==> flow/design.v <==
module uart_rx(clk, rst, rx, rx_data_out);
parameter clk_freq = 50000000;  
parameter baud_rate = 19200;    
input clk;
input rst;
input rx;
output [7:0] rx_data_out;
localparam clock_divide = (clk_freq / baud_rate);
enum bit [2:0] {
    rx_IDLE  = 3'b000,
    rx_START = 3'b001,
    rx_DATA  = 3'b010,
    rx_STOP  = 3'b011,
    rx_DONE  = 3'b100
} rx_STATE, rx_NEXT;
logic [11:0] clk_div_reg, clk_div_next;
logic [7:0] rx_data_reg, rx_data_next;
logic [2:0] index_bit_reg, index_bit_next;
always_ff @(posedge clk) begin
    if (rst) begin
        rx_STATE <= rx_IDLE;
        clk_div_reg <= 0;
        rx_data_reg <= 8'hFF; 
        index_bit_reg <= 3'd7; 
    end
    else begin
        rx_STATE <= rx_NEXT;
        clk_div_reg <= clk_div_next;
        rx_data_reg <= rx_data_next;
        index_bit_reg <= index_bit_next;
    end
end
always @(*) begin
    rx_NEXT = rx_STATE;
    clk_div_next = clk_div_reg;
    rx_data_next = rx_data_reg;
    index_bit_next = index_bit_reg;
    case (rx_STATE)
        rx_IDLE: begin
            clk_div_next = 0;
            index_bit_next = 0;
            if (rx == 0) begin
                rx_NEXT = rx_START;
            end
            else begin
                rx_NEXT = rx_IDLE;
            end
        end
        rx_START: begin
            if (clk_div_reg == clock_divide / 4) begin 
                if (rx == 0) begin
                    clk_div_next = 0;
                    rx_NEXT = rx_DATA;
                end
                else begin
                    rx_NEXT = rx_IDLE;
                end
            end
            else begin
                clk_div_next = clk_div_reg + 1;
                rx_NEXT = rx_START;
            end
        end
        rx_DATA: begin
            if (clk_div_reg < clock_divide - 1) begin
                clk_div_next = clk_div_reg + 1;
                rx_NEXT = rx_DATA;
            end
            else begin
                clk_div_next = 0;
              rx_data_next[index_bit_reg] = rx; 
              if (index_bit_reg < 7) begin
                    index_bit_next = index_bit_reg + 1;
                    rx_NEXT = rx_DATA;
                end
                else begin
                    index_bit_next = 0;
                    rx_NEXT = rx_STOP;
                end
            end
        end
        rx_STOP: begin
            if (clk_div_reg < clock_divide - 1) begin
                clk_div_next = clk_div_reg + 1;
                rx_NEXT = rx_STOP;
            end
            else begin
                clk_div_next = 0;
                rx_NEXT = rx_DONE;
            end
        end
        rx_DONE: begin
            rx_NEXT = rx_IDLE;
        end
        default: rx_NEXT = rx_IDLE;
    endcase
end
assign rx_data_out = rx_data_reg;
endmodule
module uart_tx(clk, rst, start, tx_data_in, tx, tx_active, done_tx);
parameter clk_freq = 50000000;  
parameter baud_rate = 19200;    
input clk, rst;
input start;
input [7:0] tx_data_in; 
output tx;
output tx_active;
output logic done_tx;
localparam clock_divide = (clk_freq / baud_rate);
enum bit [2:0] {
  tx_IDLE  = 3'b000,
  tx_START = 3'b001,
  tx_DATA  = 3'b010,
  tx_STOP  = 3'b011,
  tx_DONE  = 3'b100
} tx_STATE, tx_NEXT;
logic [11:0] clk_div_reg, clk_div_next;
logic [7:0] tx_data_reg, tx_data_next;
logic tx_out_reg, tx_out_next;
logic [2:0] index_bit_reg, index_bit_next;
assign tx_active = (tx_STATE == tx_DATA); 
assign tx = tx_out_next;
always_ff @(posedge clk or posedge rst) begin
  if (rst) begin
    tx_STATE <= tx_IDLE;
    clk_div_reg <= 0;
    tx_out_reg <= 1; 
    tx_data_reg <= 0;
    index_bit_reg <= 0;
  end else begin
    tx_STATE <= tx_NEXT;
    clk_div_reg <= clk_div_next;
    tx_out_reg <= tx_out_next;
    tx_data_reg <= tx_data_next;
    index_bit_reg <= index_bit_next;
  end
end
  always_comb begin
  tx_NEXT = tx_STATE;
  clk_div_next = clk_div_reg;
  tx_out_next = tx_out_reg;
  tx_data_next = tx_data_reg;
  index_bit_next = index_bit_reg;
  done_tx = 0;
  case (tx_STATE)
    tx_IDLE: begin
      tx_out_next = 1;
      clk_div_next = 0;
      index_bit_next = 0;
      if (start == 1) begin
        tx_data_next = tx_data_in;
        tx_NEXT = tx_START;
      end
      else begin
        tx_NEXT=tx_IDLE;
      end
    end
    tx_START: begin
      tx_out_next = 0;
      if (clk_div_reg < clock_divide - 1) begin
        clk_div_next = clk_div_reg + 1'b1;
        tx_NEXT=tx_START;
      end else begin
        clk_div_next = 0;
        tx_NEXT = tx_DATA;
      end
    end
    tx_DATA: begin
      tx_out_next = tx_data_reg[index_bit_reg];
      if (clk_div_reg < clock_divide - 1) begin
        clk_div_next = clk_div_reg + 1'b1;
        tx_NEXT=tx_DATA;
      end else begin
        clk_div_next = 0;
        if (index_bit_reg <7) begin 
          index_bit_next = index_bit_reg + 1;
          tx_NEXT=tx_DATA;
        end else begin
          index_bit_next = 0;
          tx_NEXT = tx_STOP;
        end
      end
    end
    tx_STOP: begin
      tx_out_next = 1;
      if (clk_div_reg < clock_divide - 1) begin
        clk_div_next = clk_div_reg + 1'b1;
        tx_NEXT=tx_STOP;
      end else begin
        clk_div_next = 0;
        tx_NEXT = tx_DONE;
      end
    end
    tx_DONE: begin
      done_tx = 1;
      tx_NEXT = tx_IDLE;
    end
    default: tx_NEXT = tx_IDLE;
  endcase
end
endmodule
module uart(clk,rst,rx,tx_data_in,start,rx_data_out,tx,tx_active,done_tx);
parameter clk_freq = 50000000;  
parameter baud_rate = 19200;  
parameter clock_divide = (clk_freq/baud_rate);
  input clk,rst; 
  input rx;
  input [7:0] tx_data_in;
  input start;
  output tx; 
  output [7:0] rx_data_out;
  output tx_active;
  output done_tx;
uart_rx 
       #(.clk_freq(clk_freq),
	 .baud_rate(baud_rate)
	)
      receiver
             (
              .clk(clk),
	      .rst(rst),
	      .rx(rx),
	      .rx_data_out(rx_data_out)
             );
uart_tx 
       #(.clk_freq(clk_freq),
	 .baud_rate(baud_rate)
        )
      transmitter			 
               (               
                .clk(clk),
		.rst(rst),
		.start(start),
		.tx_data_in(tx_data_in),
		.tx(tx),
		.tx_active(tx_active),
		.done_tx(done_tx)
               );
endmodule
Step by step through the tools: uart
What the tools print for uart, step after step. Line numbers count from 1 in the design file above. Library cell names are shortened. A cell with - has no value.

Design top: uart. Clock: clk. Standard-cell library: sky130hd. Timing corner: tt_025C_1v80.

Word-level counts
Source: Yosys, flattened and elaborated, memories not mapped. Widths are those after wreduce. Registers that Yosys merges into a memory's read port (data or address) are not register bits. Print and check cells do not count. Equal cells are merged and count once.

Under $add $sub $neg stands 5. Under magnitude comparators stands 4. The figure for equal/unequal tests is 11. Under shift operators stands 3. Muxes and demuxes: 27. Under bitwise logic cells stands 4. The entry for reductions and logical operators reads 14.

Operators by type and width (count): 12-bit two-way mux (4); 12-bit case mux with 3-bit select (1); 3-bit two-way mux (9); 12-bit by 1-bit adder with 12-bit output (second input constant) (2); 12-bit less-than comparator (second input constant) (2); 12-bit case mux with 2-bit select (1); 3-bit case mux with 4-bit select (2); 12-bit by 10-bit equality test with 1-bit output (second input constant) (1); 3-bit by 2-bit equality test with 1-bit output (second input constant) (4); 3-bit case mux with 2-bit select (2); 2-bit AND reduction (5); 1-bit by 4-bit variable shift with 8-bit output (1); 1-bit by 4-bit variable shift with 8-bit output (first input constant) (1); 8-bit by 3-bit variable part select with 1-bit output (1); 8-bit AND (1); 8-bit bitwise OR (1); 8-bit NOT (1); 3-bit by 1-bit adder with 3-bit output (second input constant) (2); 3-bit by 1-bit equality test with 1-bit output (second input constant) (2); 3-bit less-than comparator (second input constant) (2); 3-bit zero test (2); 1-bit two-way mux (5); 2-bit != test (second input constant) (2); 2-bit nonzero test (2); 2-bit OR reduction (2); 3-bit negator with 4-bit output (1); 4-bit nonzero test (1); 2-bit two-way mux (2).

Not listed: further kinds 6, cells in them 6.

Flip-flop bits (word level): 53. Output and inout port bits: 11. Under cells after elaboration stands 77.

Depth
Longest topological path by Yosys (ltp), each cell counted once; first at word level (registers and memories cut), then after technology mapping (sequential cells cut; the memories' decode and read muxes count).

Depth in word-level cells: 5. Under ABC_AREA stands 0. The figure for mapped depth is 7. The entry for depth with buffers taken out reads 7.

After synthesis
Source: synth_stat.txt of the flow (Yosys; design flattened, memories mapped). It holds for the ABC_AREA given above (unset counts as 0); a run with the other value may have another netlist.

Cell count: 296. The entry for synthesis area reads 2800.2 sq um. Under area of sequential cells stands 1288.7 sq um. Flip-flops: 57.

Cell types: dfrtp_1 (count 27, area in all 675.648 sq um); dfxtp_1 (count 28, area in all 560.538 sq um); nor2_1 (count 28, area in all 105.101 sq um); nand2_1 (count 27, area in all 101.347 sq um); a21oi_1 (count 20, area in all 100.096 sq um); mux2_2 (count 8, area in all 90.086 sq um); ha_1 (count 7, area in all 87.584 sq um); nand3_1 (count 17, area in all 85.082 sq um); xnor2_1 (count 9, area in all 78.826 sq um); xor2_1 (count 7, area in all 61.309 sq um); a221o_1 (count 6, area in all 60.058 sq um); o21ai_0 (count 12, area in all 60.058 sq um); nand4_1 (count 9, area in all 56.304 sq um); dfstp_2 (count 2, area in all 52.55 sq um); inv_1 (count 12, area in all 45.043 sq um); mux4_2 (count 2, area in all 45.043 sq um); mux2i_1 (count 4, area in all 40.038 sq um); nor3_1 (count 8, area in all 40.038 sq um).

Not listed: further types 32, cells in them 63. By module: a second synthesis without flattening, with its own total; a netlist apart from the flattened one above.

For cell total of the unflattened synthesis the number is 310. Area (unflattened synthesis): 3000.4 sq um.

Rows give one instance, submodules left out.

By module: uart_tx (times used 1, cells 146, area 1536.5 sq um); uart_rx (times used 1, cells 164, area 1463.9 sq um); uart (times used 1, cells 0, area 0.0 sq um).

Worst setup path after synthesis
Source: OpenSTA report_checks on the synthesized netlist (no wires, ideal clock, input and output delay 20% of the period each), path of least setup slack; recovery checks are left aside. Register names are those of the netlist, which keeps one name where synthesis merged equal registers.

Path kind: register -> register. From: reg receiver.clk_div_reg[4]. To: reg receiver.clk_div_reg[11]. The entry for period reads 1.85 ns. The entry for setup time reads 0.115 ns. The figure for time at the first pin is 0.000 ns. For arrival the number is 1.673 ns. The figure for data required time is 1.735 ns. For path slack the number is 0.062 ns. Under delay of the path stands 1.788 ns. The figure for stages on the path is 7. The entry for buffers on the path reads 1. Under period reached after synthesis stands 1.788 ns.

"delay of the path" is the arrival time less input delay plus setup time. "stages on the path": output pins that drive a net of the path, with the launching flip-flop's if there is one; two outputs of one cell count as two. "period reached after synthesis" = period - worst setup slack (recovery checks aside). The figure is calculated, with input and output delays left at 20% of the set period. Between the ends stands the longest chain of elaborated cells between them, by number of cells; it is not shown to be the way that was timed. Of several equally long chains one is given. A line is the first line of the expression or statement that the cell stems from. Yosys adds cells for indexed reads and writes and turns some case tables into memories.

Cells stage by stage: dfxtp_1 or4b_4 nor4_4 a21oi_2 o21ai_2 buf_6 nor2_1. The entry for length of the longest elaborated chain reads 3.

Ends and longest elaborated chain, after synthesis: from (decl) (line 16) `logic [11:0] clk_div_reg, clk_div_next;`; from (assign) (line 22) `clk_div_reg <= 0;`; from (assign) (line 28) `clk_div_reg <= clk_div_next;`; 12-bit by 1-bit adder with 12-bit output (line 84) `clk_div_next = clk_div_reg + 1;`; 12-bit two-way mux (line 83) `if (clk_div_reg < clock_divide - 1) begin`; 12-bit case mux with 3-bit select (line 38) `case (rx_STATE)`; to (assign) (line 22); to (assign) (line 28); to (decl) (line 16).

Timing after layout
Path of least setup slack in the final report of entry B (OpenROAD, finished layout, wires in). Where an end is a register, its clock arrival counts in the times.

Path kind: register -> output. From: reg transmitter.index_bit_reg[0]. To: out tx. The entry for period reads 2.08 ns. The figure for external output delay is 0.42 ns. The figure for time at the first pin is 0.35 ns. For arrival the number is 1.70 ns. The figure for data required time is 1.66 ns. For path slack the number is -0.03 ns. The figure for stages on the path is 5. The entry for buffers on the path reads 1.

Between the ends stands the longest chain of elaborated cells between them, by number of cells; it is not shown to be the way that was timed. Of several equally long chains one is given.

Cells stage by stage: dfrtp_2 mux4_2 mux2i_1 o21ai_1 buf_2. The entry for length of the longest elaborated chain reads 2.

Ends and longest elaborated chain, post-layout: from (decl) (line 120) `logic [2:0] index_bit_reg, index_bit_next;`; from (assign) (line 129) `index_bit_reg <= 0;`; from (assign) (line 135) `index_bit_reg <= index_bit_next;`; 8-bit by 3-bit variable part select with 1-bit output (line 169) `tx_out_next = tx_data_reg[index_bit_reg];`; 1-bit case mux with 3-bit select (line 145) `case (tx_STATE)`; to (decl) (line 210) `output tx;`.

Subject: flow runs of uart

Hi,

Flow measurements of uart on sky130hd: 2 stored runs with different settings, listed in no order. Input and output delays are each 20% of the period that was set; the output load is 0.01 pF. "period reached" = clock period - worst setup slack. The figure is calculated, with input and output delays left at 20% of the set period. "worst path time" means the part of the period allowed to the worst setup path (the constraints hold back 20% at inputs and 20% at outputs) less its slack; where the path has registers, the arrival times of their clocks count too. "overall power": no workload was simulated; the value follows from the tool's default switching activity.

Entry A has these settings: period_ns 1.52; CORE_UTILIZATION 67; SETUP_SLACK_MARGIN 0.12; PLACE_DENSITY 0.48; TNS_END_PERCENT 70; ABC_AREA 0; GPL_ROUTABILITY_DRIVEN 1; CTS_CLUSTER_SIZE 55; CAP_MARGIN 10; CORE_MARGIN 2; SLEW_MARGIN 20. Outcome: no results, clock tree synthesis failed with DPL-0038.

Entry B has these settings: period_ns 2.08; CORE_UTILIZATION 49; SETUP_SLACK_MARGIN 0.27; PLACE_DENSITY 0.89; CELL_PAD_IN_SITES_DETAIL_PLACEMENT 1; GPL_TIMING_DRIVEN 1; GPL_ROUTABILITY_DRIVEN 0; CAP_MARGIN 5; SLEW_MARGIN 0; CORE_MARGIN 2. For the area of the synthesized netlist the run shows 2800.2 sq um. The die size stands at 6335.4 sq um. The standard-cell area after layout is 3841.2 sq um. The final design utilization stands at 69.8%. The setup slack of the worst path reads -0.033 ns. The final setup TNS stands at -0.033 ns. The measured worst hold slack in the final report is 0.468 ns. The overall power comes to 2407 µW. The period reached comes to 2.113 ns. The worst path time reads 1.70 ns. Type of the worst setup path: register -> output.

Regards
